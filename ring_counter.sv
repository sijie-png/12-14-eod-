==> flow/design.v <==
`timescale 1ns / 1ns
package buffer_pkgs;
    localparam int PREGS   = 128;
    localparam int PREG_W  = $clog2(PREGS);    
    typedef enum logic [3:0] {
        NA,
        ADD,
        SUB,
        ANDD,
        ORR,
        RSHIFT,
        LSHIFT,
        SLTIU
    } ALUCTRL;
    typedef enum logic [3:0] {
        NOFUNC,
        ALU,
        MEM,
        BRANCH
    } FUNCU;
    typedef enum logic {
        BHW,
        WORD
    } MEMDATATYPE;
    typedef enum logic {
        STORE,
        LOAD
    } LOADSTORE;
    typedef struct packed {
        logic [31:0] instr;
        logic [31:0] pc;
    } fetch_t;
    typedef struct packed {
        logic [31:0] instr;
        logic [31:0] pc;         
        logic [6:0]  opcode;
        logic [4:0]  rs1;        
        logic        rs1Used;
        logic [4:0]  rs2;
        logic        rs2Used;
        logic [4:0]  rd;
        logic        rdUsed;
        logic [31:0] imm;
        logic        immUsed;
        logic        spec;
        logic        lsType;     
        logic        loadStore;  
        logic        branch;
        logic        jump;
        logic        speculative;
        logic [3:0]  aluop;
        logic [3:0]  funcU;
    } decode_t;
    typedef struct packed {
        logic [PREG_W-1:0] rs1;
        logic [PREG_W-1:0] rs2;
        logic [PREG_W-1:0] rd;
        logic [PREG_W-1:0] old_rd;
        logic [4:0] arch_rd;
        logic [3:0]  ROB_tag;
        logic [3:0]  ROB_tag_clone;
        logic [31:0] pc;
        logic [6:0]  opcode;
        logic [31:0] imm;
        logic        imm_used;
        logic        rd_used;
        logic [3:0]  aluop;
        logic [3:0]  funcU;
        logic [1:0]  load_store_type;    
        logic        speculative;
        logic        jump;
        logic        branch;
    } rename_t;
    typedef struct packed {
        logic        valid;
        logic        ready;
        logic [PREG_W-1:0] rs1;
        logic [PREG_W-1:0] rs2;
        logic [PREG_W-1:0] rd;
        logic [PREG_W-1:0] old_rd;
        logic [3:0]  ROB_tag;
        logic [3:0]  ROB_tag_clone;
        logic [31:0] pc;
        logic [6:0]  opcode;
        logic [31:0] imm;
        logic        imm_used;
        logic        rd_used;
        logic [3:0]  aluop;
        logic [3:0]  funcU;
        logic [1:0]  load_store_type;
        logic        speculative;
        logic        jump;
        logic        branch;
        logic [31:0] rs1_val;
        logic [31:0] rs2_val;
        logic        rs1_rdy;
        logic        rs2_rdy;
        logic [6:0]  rs1_tag;    
        logic [6:0]  rs2_tag;
    } rs_entry_t;
    typedef rs_entry_t dispatch_t;
    typedef struct packed {
        logic        valid;
        logic        completed;
        logic        has_dest;
        logic [4:0]        arch_rd;
        logic [PREG_W-1:0] dest_preg;
        logic [PREG_W-1:0] old_preg;
        logic        is_branch;
        logic [31:0] pc;
    } rob_entry_t;
    typedef struct packed {
        logic [PREG_W-1:0] rd_addr;
        logic [31:0] rs1_val;
        logic rs1_used;
        logic [31:0] rs2_val;
        logic rs2_used;
        logic [31:0] imm_val;
        logic imm_used;
        logic [3:0] aluop;
        logic [3:0]  ROB_tag;
    } alu_entry_t;
    typedef struct packed {
        logic [PREG_W-1:0] rd_addr;
        logic [31:0] rd_val;
        logic completed;
        logic [3:0]  ROB_tag;
    } alu_out_t;
    typedef struct packed {
        logic [PREG_W-1:0] rd_addr;
        logic [31:0] rs1_val;
        logic rs1_used;
        logic [31:0] rs2_val;
        logic rs2_used;
        logic [31:0] imm_val;
        logic imm_used;
        logic jump;
        logic branch;
        logic [31:0] pc;
        logic took_branch;
        logic [3:0]  ROB_tag;
    } branch_entry_t;
    typedef struct packed {
        logic [PREG_W-1:0] rd_addr;
        logic [31:0] rd_val;
        logic [31:0] dest_addr;
        logic branch_taken;  
        logic completed;
        logic mispredict;
        logic [3:0]  ROB_tag;
    } branch_out_t;
    typedef struct packed {
        logic [PREG_W-1:0] rd_addr;
        logic [31:0] rs1_val;
        logic rs1_used;
        logic [31:0] rs2_val;
        logic rs2_used;
        logic [31:0] imm_val;
        logic imm_used;
        logic lsType;  
        logic loadStore;  
        logic [31:0] pc;
        logic [3:0]  ROB_tag;
    } lsu_entry_t;
    typedef struct packed {
        logic [PREG_W-1:0] rd_addr; 
        logic [31:0] rd_val;
        logic completed;
        logic [3:0]  ROB_tag;
    } lsu_out_t;
    typedef struct packed {
        logic [PREG_W-1:0] rd_addr;      
        logic [31:0]       rd_val;       
        logic              completed;    
        logic              mispredict;   
        logic [3:0]        ROB_tag;      
        logic              branch_taken;  
        logic [31:0]       dest_addr;     
        logic [1:0]        src_fu;        
    } wb_packet_t;
endpackage
`timescale 1ns / 1ns
module free_list_fifo #(
    parameter int PHYSREG = 128,
    parameter int AREG    = 32
) (
    input  logic clk_i,
    input  logic rst_i,
    input  logic alloc_en_i,
    output logic alloc_done_o,
    output logic [$clog2(PHYSREG)-1:0] alloc_index_o,
    input  logic free_en_i,
    output logic [$clog2(PHYSREG)-1:0] free_index_o,
    output logic empty_o,
    output logic [$clog2(PHYSREG):0] free_count,
    output logic [$clog2(PHYSREG)-1:0] chkpt_head_o,
    output logic [$clog2(PHYSREG)-1:0] chkpt_tail_o,
    output logic [$clog2(PHYSREG):0]   chkpt_free_count_o,
    input  logic [$clog2(PHYSREG)-1:0] recover_head_i,
    input  logic [$clog2(PHYSREG)-1:0] recover_tail_i,
    input  logic [$clog2(PHYSREG):0]   recover_free_count_i,
    input  logic                       recover_i
);
    localparam int PREG_W = $clog2(PHYSREG);
    logic [PREG_W-1:0] head_current, head_next;
    logic [PREG_W-1:0] tail_current, tail_next;
    logic [PREG_W:0]   num_free_current, num_free_next;
    logic alloc_active, free_active;
    assign alloc_active = alloc_en_i && (num_free_current != 0);
    assign free_active  = free_en_i;
    assign alloc_done_o = alloc_active;
    assign empty_o      = (num_free_current == 0);
    assign free_count   = num_free_current;
    assign free_index_o = tail_current;
    assign chkpt_head_o       = head_current;
    assign chkpt_tail_o       = tail_current;
    assign chkpt_free_count_o = num_free_current;
    always_comb begin
        head_next      = head_current;
        tail_next      = tail_current;
        num_free_next  = num_free_current;
        alloc_index_o = head_current;
        if (alloc_active) begin
            alloc_index_o = head_current;
            head_next     = head_current + 1;
        end
        if (free_active) begin
            tail_next = tail_current + 1;
        end       
        unique case ({free_active, alloc_active})
            2'b01: num_free_next = num_free_current - 1;  
            2'b10: num_free_next = num_free_current + 1;  
            2'b11: num_free_next = num_free_current;      
            default: ;
        endcase
    end
    always_ff @(posedge clk_i or posedge rst_i) begin
        if (rst_i) begin
            head_current     <= AREG[PREG_W-1:0];
            tail_current     <= '0;
            num_free_current <= PHYSREG - AREG;
        end
        else if (recover_i) begin
            head_current     <= recover_head_i;
            tail_current     <= recover_tail_i;
            num_free_current <= recover_free_count_i;
        end
        else begin
            head_current     <= head_next;
            tail_current     <= tail_next;
            num_free_current <= num_free_next;
        end
    end
endmodule
==> Reports on free_list_fifo <==
The steps from the RTL of free_list_fifo to its reports follow in flow order.
Line numbers count from 1 in the design file above.
Cell names lack the library's common part.
{ "setup": {"top_module": "free_list_fifo", "clock_port": "clk_i", "cell_library": "sky130hd", "pvt_corner": "tt_025C_1v80"} }

==> Word level <==
Counts by Yosys on the flattened word-level netlist (proc, flatten, opt, wreduce; memories kept). Register bits leave out memories and registers merged into their read ports (data or address). Print and check cells are left out. Cells with the same type and inputs are merged into one.
{ "word_totals": {"in_bits": 27, "wordCells": 21, "ff_bits": 22, "out_inout_bits": 46} }
{ "op_classes": {"n_reduce_logical": 6, "mux": 6, "n_addsub": 4, "equal": 2} }
{ "ops": {"columns": ["operator", "count"], "rows": [
  ["7-bit 2-to-1 mux", 4],
  ["8-bit case mux with 2-bit select", 1],
  ["7-bit by 1-bit adder with 7-bit output (second input constant)", 2],
  ["8-bit by 1-bit adder with 8-bit output (second input constant)", 1],
  ["8-bit by 1-bit subtractor with 8-bit output (second input constant)", 1],
  ["8-bit logical NOT", 1],
  ["8-bit nonzero test", 1],
  ["8-bit 2-to-1 mux", 1],
  ["2-bit nonzero test", 2],
  ["3-bit nonzero test", 1],
  ["2-bit by 1-bit equality test with 1-bit output (second input constant)", 1],
  ["2-bit equality test (second input constant)", 1],
  ["1-bit logical AND", 1]
]} }

==> Depth <==
Yosys ltp: most cells in a row. Word level: on the elaborated netlist, between registers, memories and ports. Mapped: between sequential cells and ports; inverters and the memories' decode and read muxes count.
{ "depth": {"word_depth": 5, "ABC_AREA": 1, "depth_mapped": 15, "depth_no_buf": 15} }

==> Mapped cells and area <==
Yosys stat after the flow's synthesis: flattened, memories mapped to cells. It holds for the ABC_AREA given above (unset counts as 0); a run with the other value may have another netlist.
The area totals of this step are shown rounded.
{ "types": {"columns": ["type", "count", "area_total_um2"], "rows": [
  ["dfrtp_1", 19, 475.456],
  ["nand2_1", 46, 172.666],
  ["buf_4", 22, 165.158],
  ["ha_1", 9, 112.608],
  ["nand3_1", 21, 105.101],
  ["dfstp_2", 3, 78.826],
  ["nor2_1", 21, 78.826],
  ["inv_1", 20, 75.072],
  ["xor2_1", 8, 70.067],
  ["a21oi_1", 12, 60.058],
  ["o211ai_1", 7, 52.55],
  ["nand2_4", 4, 45.043],
  ["xnor2_1", 4, 35.034],
  ["fa_1", 1, 20.019],
  ["or2_2", 3, 18.768],
  ["o221ai_1", 2, 17.517],
  ["o21ai_4", 1, 16.266],
  ["buf_2", 3, 15.014]
]} }
Not listed: further types 12, cells in them 17.
{ "synth_totals": {"seq_area_um2": 554.3, "ff_cells": 22, "buf_cells": 27, "mapped_cells": 223, "synth_area_um2": 1732} }

==> Worst setup path after synthesis <==
OpenSTA on the mapped netlist: ideal clock, no wires. The path of least setup slack (recovery checks aside). Input and output delay are each 20% of the period. Register names are those of the netlist, which keeps one name where synthesis merged equal registers.
{ "synth_timing": {"kind": "reg2reg", "start": "register num_free_current[0]", "end": "register num_free_current[4]", "path_buffers": 0, "t_required_ns": 2.932, "setup_slack_ns": 0.850, "t_arrival_ns": 2.082, "tclk_ns": 3.06, "t_first_pin_ns": 0.000, "setup_ns": 0.128, "path_stages": 11, "delay_ns": 2.210, "synth_period_reached_ns": 2.21} }
"delay_ns" is the arrival time less input delay plus setup time.
"path_stages" counts driving pins, that of a launching flip-flop among them; a cell with two outputs on the path counts twice.
"synth_period_reached_ns" = period - worst setup slack (recovery checks aside). The figure is calculated, with input and output delays left at 20% of the set period.
The rows between start and end are the longest chain of elaborated cells between them; the timing report does not say that the signal goes this way. Where chains are equally long, one stands for them.
A line is the first line of the expression or statement that the cell stems from. Yosys adds cells for indexed reads and writes and turns some case tables into memories.
A register here has more assigning lines than the two given.
{ "synth_between": {"path_cell_list": "dfrtp_1 > nor2_2 > nand2_2 > o21ai_4 > nand2_4 > ha_1 > a21oi_1 > nand2_1 > or2_2 > nand3_1 > a31oi_2", "elab_chain_cells": 5, "cells_between": 9, "cone_lines": 5, "cone_classes": "2 x add/sub; 2 x eq/ne; 2 x mux; 3 x reduce/logical"} }
{ "synth_rtl": {"columns": ["element", "line_no", "source"], "rows": [
  ["from (decl)", 207, "logic [PREG_W:0]   num_free_current, num_free_next;"],
  ["from (assign)", 241, "num_free_current <= PHYSREG - AREG;"],
  ["from (assign)", 246, "num_free_current <= recover_free_count_i;"],
  ["8-bit nonzero test", 209, "assign alloc_active = alloc_en_i && (num_free_current != 0);"],
  ["1-bit logical AND", 209, null],
  ["2-bit equality test", 230, "unique case ({free_active, alloc_active})"],
  ["8-bit case mux with 2-bit select", 230, null],
  ["8-bit 2-to-1 mux", 243, "else if (recover_i) begin"],
  ["to (assign)", 241, null],
  ["to (assign)", 246, null],
  ["to (decl)", 207, null]
]} }

Hand-over note for free_list_fifo

free_list_fifo through Yosys and OpenROAD on sky130hd: 2 stored runs, unordered, with their settings. The constraints put input and output delay at 20% of the set period each and load the outputs with 0.01 pF.
[
  {
    "run": "record 1",
    "settings": { "period_ns": 3.28, "CORE_UTILIZATION": 41, "PLACE_DENSITY_LB_ADDON": 0.09, "CORE_ASPECT_RATIO": 1.81, "CORE_MARGIN": 2, "CELL_PAD_IN_SITES_GLOBAL_PLACEMENT": 3, "CELL_PAD_IN_SITES_DETAIL_PLACEMENT": 0, "ABC_AREA": 1, "GPL_ROUTABILITY_DRIVEN": 1, "CTS_CLUSTER_SIZE": 14, "SLEW_MARGIN": 30, "MAX_ROUTING_LAYER": "met4", "CAP_MARGIN": 20 },
    "outcome": "stopped before the end: placement reported FLW-0024"
  },
  {
    "run": "record 2",
    "settings": { "period_ns": 5.1, "CORE_UTILIZATION": 40, "PLACE_DENSITY_LB_ADDON": 0.01, "HOLD_SLACK_MARGIN": 0.18, "CORE_MARGIN": 3, "CELL_PAD_IN_SITES_DETAIL_PLACEMENT": 2, "GPL_TIMING_DRIVEN": 0, "GPL_ROUTABILITY_DRIVEN": 0, "CAP_MARGIN": 10, "SLEW_MARGIN": 0 },
    "outcome": "stopped before the end: placement reported DPL-0033"
  }
]

End of note.
